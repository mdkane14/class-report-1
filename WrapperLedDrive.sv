==> flow/design.v <==
`timescale 1ns / 1ps
module TwotoFourDecoder(
    input logic [1:0] TwoIn,
    output logic [3:0] FourOut
    );
    always_comb
        case (TwoIn)
            2'b00: FourOut = 4'b0111;
            2'b01: FourOut = 4'b1011;
            2'b10: FourOut = 4'b1101;
            default: FourOut = 4'b1110;
        endcase 
endmodule
`timescale 1ns / 1ps
module WrapperLed(
    input logic [15:0] SW,
    input logic CLK100MHZ,
    output logic [6:0] SSEG,
    output logic [7:0] AN
    );
top_sseg DUT(
    .en(SW[0]),
    .cw(SW[2]),
    .clk(CLK100MHZ),
    .rst(SW[1]),
    .sseg(SSEG),
    .an(AN[3:0])
    );
endmodule
`timescale 1ns / 1ps
module count_n#(parameter N=20)(
    input logic clk,
    input logic rst,
    input logic cw,
    input logic en,
    output logic [N-1:0] count
    );
    parameter ZERO={N,(1'b0)};
    logic [N-1:0] counter, n_counter;
    always_ff @(posedge clk, posedge rst)
    if(rst)
       counter<=ZERO;
    else
       counter<=n_counter;
    always_comb 
       if(en)
          if(cw)
             n_counter = counter+1;
          else
             n_counter=counter-1;
       else
          n_counter=counter;    
    assign count=counter;
endmodule
`timescale 1ns / 1ps
module led_pattern(
   input logic en,
    input logic cw,
    input logic clk,
    input logic rst,
    output logic [27:0] ssegValues
    );
    logic [29:0] count1;
    count_n# (.N(30)) DUT1(
    .clk(clk),          
    .rst(rst),          
    .cw(cw),           
    .en(en),            
    .count(count1)
    );
    ssegValuesDecoder SVD(
    .ThreeIn(count1[30-1:30-3]),    
    .ssegValues(ssegValues)
    );
endmodule
`timescale 1ns / 1ps
module mux_sseg#(parameter N=7)(
    input logic [N-1:0] in0,
    input logic [N-1:0] in1,
    input logic [N-1:0] in2,
    input logic [N-1:0] in3,
    input logic [1:0] sel,
    output logic [N-1:0] sseg
    );
    parameter [6:0] A=2'b00;
    parameter [6:0] B=2'b01;
    parameter [6:0] C=2'b10;
    parameter [6:0] D=2'b11;
    always_comb
        case(sel)
        A: sseg = in0;
        B: sseg = in1;
        C: sseg = in2;
        D: sseg = in3;
        default: sseg = 7'bzzzzzzz;
        endcase
endmodule
`timescale 1ns / 1ps
module ssegValuesDecoder(
    input logic [2:0] ThreeIn,    
    output logic [27:0] ssegValues
    );
    always_comb
        case (ThreeIn)
            3'b000: ssegValues = 28'b0011100111111111111111111111;
            3'b001: ssegValues = 28'b1111111001110011111111111111;
            3'b010: ssegValues = 28'b1111111111111100111001111111;
            3'b011: ssegValues = 28'b1111111111111111111110011100;
            3'b100: ssegValues = 28'b1111111111111111111110100011;
            3'b101: ssegValues = 28'b1111111111111101000111111111;
            3'b110: ssegValues = 28'b1111111010001111111111111111;
            default: ssegValues = 28'b0100011111111111111111111111;
        endcase 
endmodule
`timescale 1ns / 1ps
module top_sseg(
    input logic en,
    input logic cw,
    input logic clk,
    input logic rst,
    output logic [6:0] sseg,
    output logic [3:0] an
    );
logic [27:0] ssegValues;
logic [19:0] count2;
led_pattern DUT1(
    .clk(clk),          
    .rst(rst),          
    .cw(cw),           
    .en(en),            
    .ssegValues(ssegValues)
);
mux_sseg# (.N(7)) DUT(
    .in0(ssegValues[27:21]), 
    .in1(ssegValues[20:14]), 
    .in2(ssegValues[13:7]), 
    .in3(ssegValues[6:0]), 
    .sel(count2[20-1:20-2]),   
    .sseg(sseg)
);
count_n# (.N(20)) DUT2(
    .clk(clk),          
    .rst(rst),          
    .cw(cw),           
    .en(en),          
    .count(count2)
);
TwotoFourDecoder deco(
    .TwoIn(count2[20-1:20-2]),
    .FourOut(an)
    );
endmodule
Tool chain data of WrapperLed
What the tools print for WrapperLed, step after step.
Lines are those of the file above, counted from 1.
Not given: n/a

inputs
  design top = WrapperLed
  clock port = CLK100MHZ
  library = sky130hd
  library corner = tt_025C_1v80

After elaboration
Counts by Yosys on the flattened word-level netlist (proc, flatten, opt, wreduce; memories kept). Register bits leave out memories and registers merged into their read ports (data or address); mux counts leave out enables and synchronous resets folded into registers. Print and check cells are left out. Cells with the same type and inputs are merged into one.

word-level totals
  flip-flop bits (word level) = 50
  output and inout bits = 15

cells by class
  $add $sub $neg = 4
  equal/unequal tests = 9
  multiplexer cells = 5
  reduce/logical cells = 2

operators with widths
  operator                                                               number
  28-bit case mux with 7-bit select                                      1
  30-bit by 1-bit adder with 30-bit output (second input constant)       1
  30-bit by 1-bit subtractor with 30-bit output (second input constant)  1
  30-bit two-way mux                                                     1
  7-bit case mux with 4-bit select                                       1
  20-bit by 1-bit adder with 20-bit output (second input constant)       1
  20-bit by 1-bit subtractor with 20-bit output (second input constant)  1
  20-bit two-way mux                                                     1
  4-bit case mux with 3-bit select                                       1
  3-bit == test (second input constant)                                  3
  3-bit by 2-bit == test with 1-bit output (second input constant)       2
  2-bit == test (second input constant)                                  2
  3-bit by 1-bit == test with 1-bit output (second input constant)       1
  3-bit zero test                                                        1
  2-bit by 1-bit == test with 1-bit output (second input constant)       1
  2-bit zero test                                                        1

Depth
Depth = most cells in a row (Yosys ltp): at word level without a register or memory, in the mapped netlist without a sequential cell, where the memories' decode and read muxes count.

logic depth
  word-level depth = 3
  ABC_AREA = 0
  depth in mapped cells = 12
  gate-level depth less buffers = 11

Synthesis result
Yosys stat after the flow's synthesis: flattened, memories mapped to cells. It holds for the ABC_AREA given above (unset counts as 0); a run with the other value may have another netlist.

cells by type
  type                       number
  sky130_fd_sc_hd__dfrtp_1   44
  sky130_fd_sc_hd__ha_1      46
  sky130_fd_sc_hd__mux2_2    34
  sky130_fd_sc_hd__xnor2_1   31
  sky130_fd_sc_hd__a21oi_1   42
  sky130_fd_sc_hd__a21o_1    21
  sky130_fd_sc_hd__dfstp_2   6
  sky130_fd_sc_hd__o21ai_0   22
  sky130_fd_sc_hd__xor2_1    10
  sky130_fd_sc_hd__nor2_1    23
  sky130_fd_sc_hd__o21bai_1  11
  sky130_fd_sc_hd__nand2_1   20
  sky130_fd_sc_hd__o21a_1    10
  sky130_fd_sc_hd__buf_4     8
  sky130_fd_sc_hd__inv_1     15
  sky130_fd_sc_hd__nand2b_1  8
  sky130_fd_sc_hd__nor3_1    10
  sky130_fd_sc_hd__a211oi_1  6

Other cell types: 40; their cells: 84.

mapped netlist
  standard cells after synthesis = 451
  cell area after synthesis = 0.0042616 mm^2
  area of sequential cells = 0.0012587 mm^2
  mapped flip-flops = 50
  buffer cells = 19

The figures by module come from a second, unflattened synthesis with its own total; it is not the netlist above.

second synthesis, totals
  cell total of the unflattened synthesis = 565
  area total of the unflattened synthesis = 0.0051099 mm^2

Rows give one instance, submodules left out.

modules
  module             instances  cells  area (mm^2)  sequential area (mm^2)
  count_n #(N=30)    1          329    0.0029353    0.0007557
  count_n #(N=20)    1          189    0.0017404    0.000503
  ssegValuesDecoder  1          29     0.0002052    0
  mux_sseg #(N=7)    1          9      0.0001727    0
  WrapperLed         1          5      0.0000338    0
  TwotoFourDecoder   1          4      0.0000225    0
  led_pattern        1          0      0            0
  top_sseg           1          0      0            0

Path before layout
Path of least setup slack by OpenSTA after synthesis, without wires, with an ideal clock, recovery checks aside; 20% of the period is set as input and as output delay. Where synthesis merged equal registers, the netlist keeps one of their names.

timing after synthesis
  path type = input to register
  start point = input SW[2]
  end point = register DUT.DUT1.DUT1.counter[29]
  clock period = 3950 ps
  external input delay = 790 ps
  launch time at the first pin = 790 ps
  arrival = 3911 ps
  data required time = 3827 ps
  slack = -84 ps
  delay of the path = 3244 ps
  stages = 11
  synthesis period reached = 4034 ps

"delay of the path" is the arrival time less input delay plus setup time.
"stages" counts driving pins, that of a launching flip-flop among them; a cell with two outputs on the path counts twice.
"synthesis period reached" is the clock period less the worst setup slack; recovery checks do not enter. This is arithmetic on one report: input and output delays are still those of the set period (20% each).
The rows between start and end are the longest chain of elaborated cells between them; the timing report does not say that the signal goes this way. Where chains are equally long, one stands for them.
Each line given opens the expression or statement behind the cell; cells for indexed reads and writes are added by Yosys, which also makes memories of some case tables.

on the way, after synthesis
  path through = sky130_fd_sc_hd__inv_1 -> sky130_fd_sc_hd__ha_1 -> sky130_fd_sc_hd__a21o_1 -> sky130_fd_sc_hd__a21o_1 -> sky130_fd_sc_hd__a21o_1 -> sky130_fd_sc_hd__a21o_1 -> sky130_fd_sc_hd__a21o_1 -> sky130_fd_sc_hd__a21o_1 -> sky130_fd_sc_hd__a221o_1 -> sky130_fd_sc_hd__mux2_4 -> sky130_fd_sc_hd__xnor2_2
  cells in the longest elaborated chain = 1

RTL lines, path after synthesis
  element             RTL line  source
  start, declared     16        input logic [15:0] SW,
  30-bit two-way mux  47        if(cw)
  end, assigned       42        counter<=ZERO;
  end, assigned       44        counter<=n_counter;
  end, declared       39        logic [N-1:0] counter, n_counter;

Worst path after layout
Path of least setup slack in the final report of record 2 (OpenROAD, finished layout, wires in). Where an end is a register, its clock arrival counts in the times.
The report prints the path's times to 10 ps; the period is as set.

timing post-layout
  path type = input to register
  start point = input SW[2]
  end point = register DUT.DUT1.DUT1.counter[27]
  clock period = 2850 ps
  external input delay = 570 ps
  launch time at the first pin = 570 ps
  arrival = 3130 ps
  data required time = 3080 ps
  slack = -50 ps
  stages = 16

The rows between start and end are the longest chain of elaborated cells between them; the timing report does not say that the signal goes this way. Where chains are equally long, one stands for them.

on the way, post-layout
  path through = sky130_fd_sc_hd__buf_8 -> sky130_fd_sc_hd__clkinvlp_4 -> sky130_fd_sc_hd__buf_12 -> sky130_fd_sc_hd__buf_12 -> sky130_fd_sc_hd__ha_4 -> sky130_fd_sc_hd__nand4_1 -> sky130_fd_sc_hd__nor2_2 -> sky130_fd_sc_hd__a21oi_2 -> sky130_fd_sc_hd__nor4b_4 -> sky130_fd_sc_hd__buf_4 -> sky130_fd_sc_hd__o21bai_4 -> sky130_fd_sc_hd__a211oi_2 -> sky130_fd_sc_hd__buf_4 -> sky130_fd_sc_hd__a31oi_4 -> sky130_fd_sc_hd__xnor2_1 -> sky130_fd_sc_hd__mux2_4
  cells in the longest elaborated chain = 1

RTL lines, path post-layout
  element             RTL line  source
  start, declared     16        input logic [15:0] SW,
  30-bit two-way mux  47        if(cw)
  end, assigned       42        counter<=ZERO;
  end, assigned       44        counter<=n_counter;
  end, declared       39        logic [N-1:0] counter, n_counter;

Subject: WrapperLed on sky130hd, stored results

Hello all,

2 stored runs of WrapperLed in the flow (synthesis by Yosys, layout by OpenROAD, sky130hd cells), in arbitrary order. Constraints: input delay and output delay 20% of the set period each, output load 0.01 pF.
"period reached" is the run's clock period less its worst setup slack. It is reckoned from that one timing run; input and output delays stay at 20% of the period that was set.
By "total power of the final layout" is meant OpenSTA's value without simulated activity: inputs other than the clock are taken to toggle once in ten clock periods, and the tool carries that through the logic.
Settings: - = not set for that run.
Results: - = not shown.

name                                      record 1  record 2
period_ns                                 8.03      2.85
CORE_UTILIZATION                          65        43
SETUP_SLACK_MARGIN                        2.4       0.34
PLACE_DENSITY_LB_ADDON                    0.29      -
HOLD_SLACK_MARGIN                         0.15      -
CORE_MARGIN                               3         2
CELL_PAD_IN_SITES_GLOBAL_PLACEMENT        3         -
GPL_TIMING_DRIVEN                         1         -
CTS_CLUSTER_SIZE                          34        45
CTS_CLUSTER_DIAMETER                      152       -
CAP_MARGIN                                25        20
MIN_ROUTING_LAYER                         met2      met1
SLEW_MARGIN                               20        10
GPL_ROUTABILITY_DRIVEN                    -         0
MAX_ROUTING_LAYER                         -         met4
period reached (ps)                       -         2901
chip area after synthesis (Yosys) (mm^2)  -         0.0042616
post-route setup TNS (ps)                 -         -100
final design utilization (%)              -         65.7
lowest setup slack (ps)                   -         -51
total power of the final layout (µW)      -         7819
total die area (mm^2)                     -         0.0107226

Record 1: unfinished; error FLW-0024 in placement

Thanks
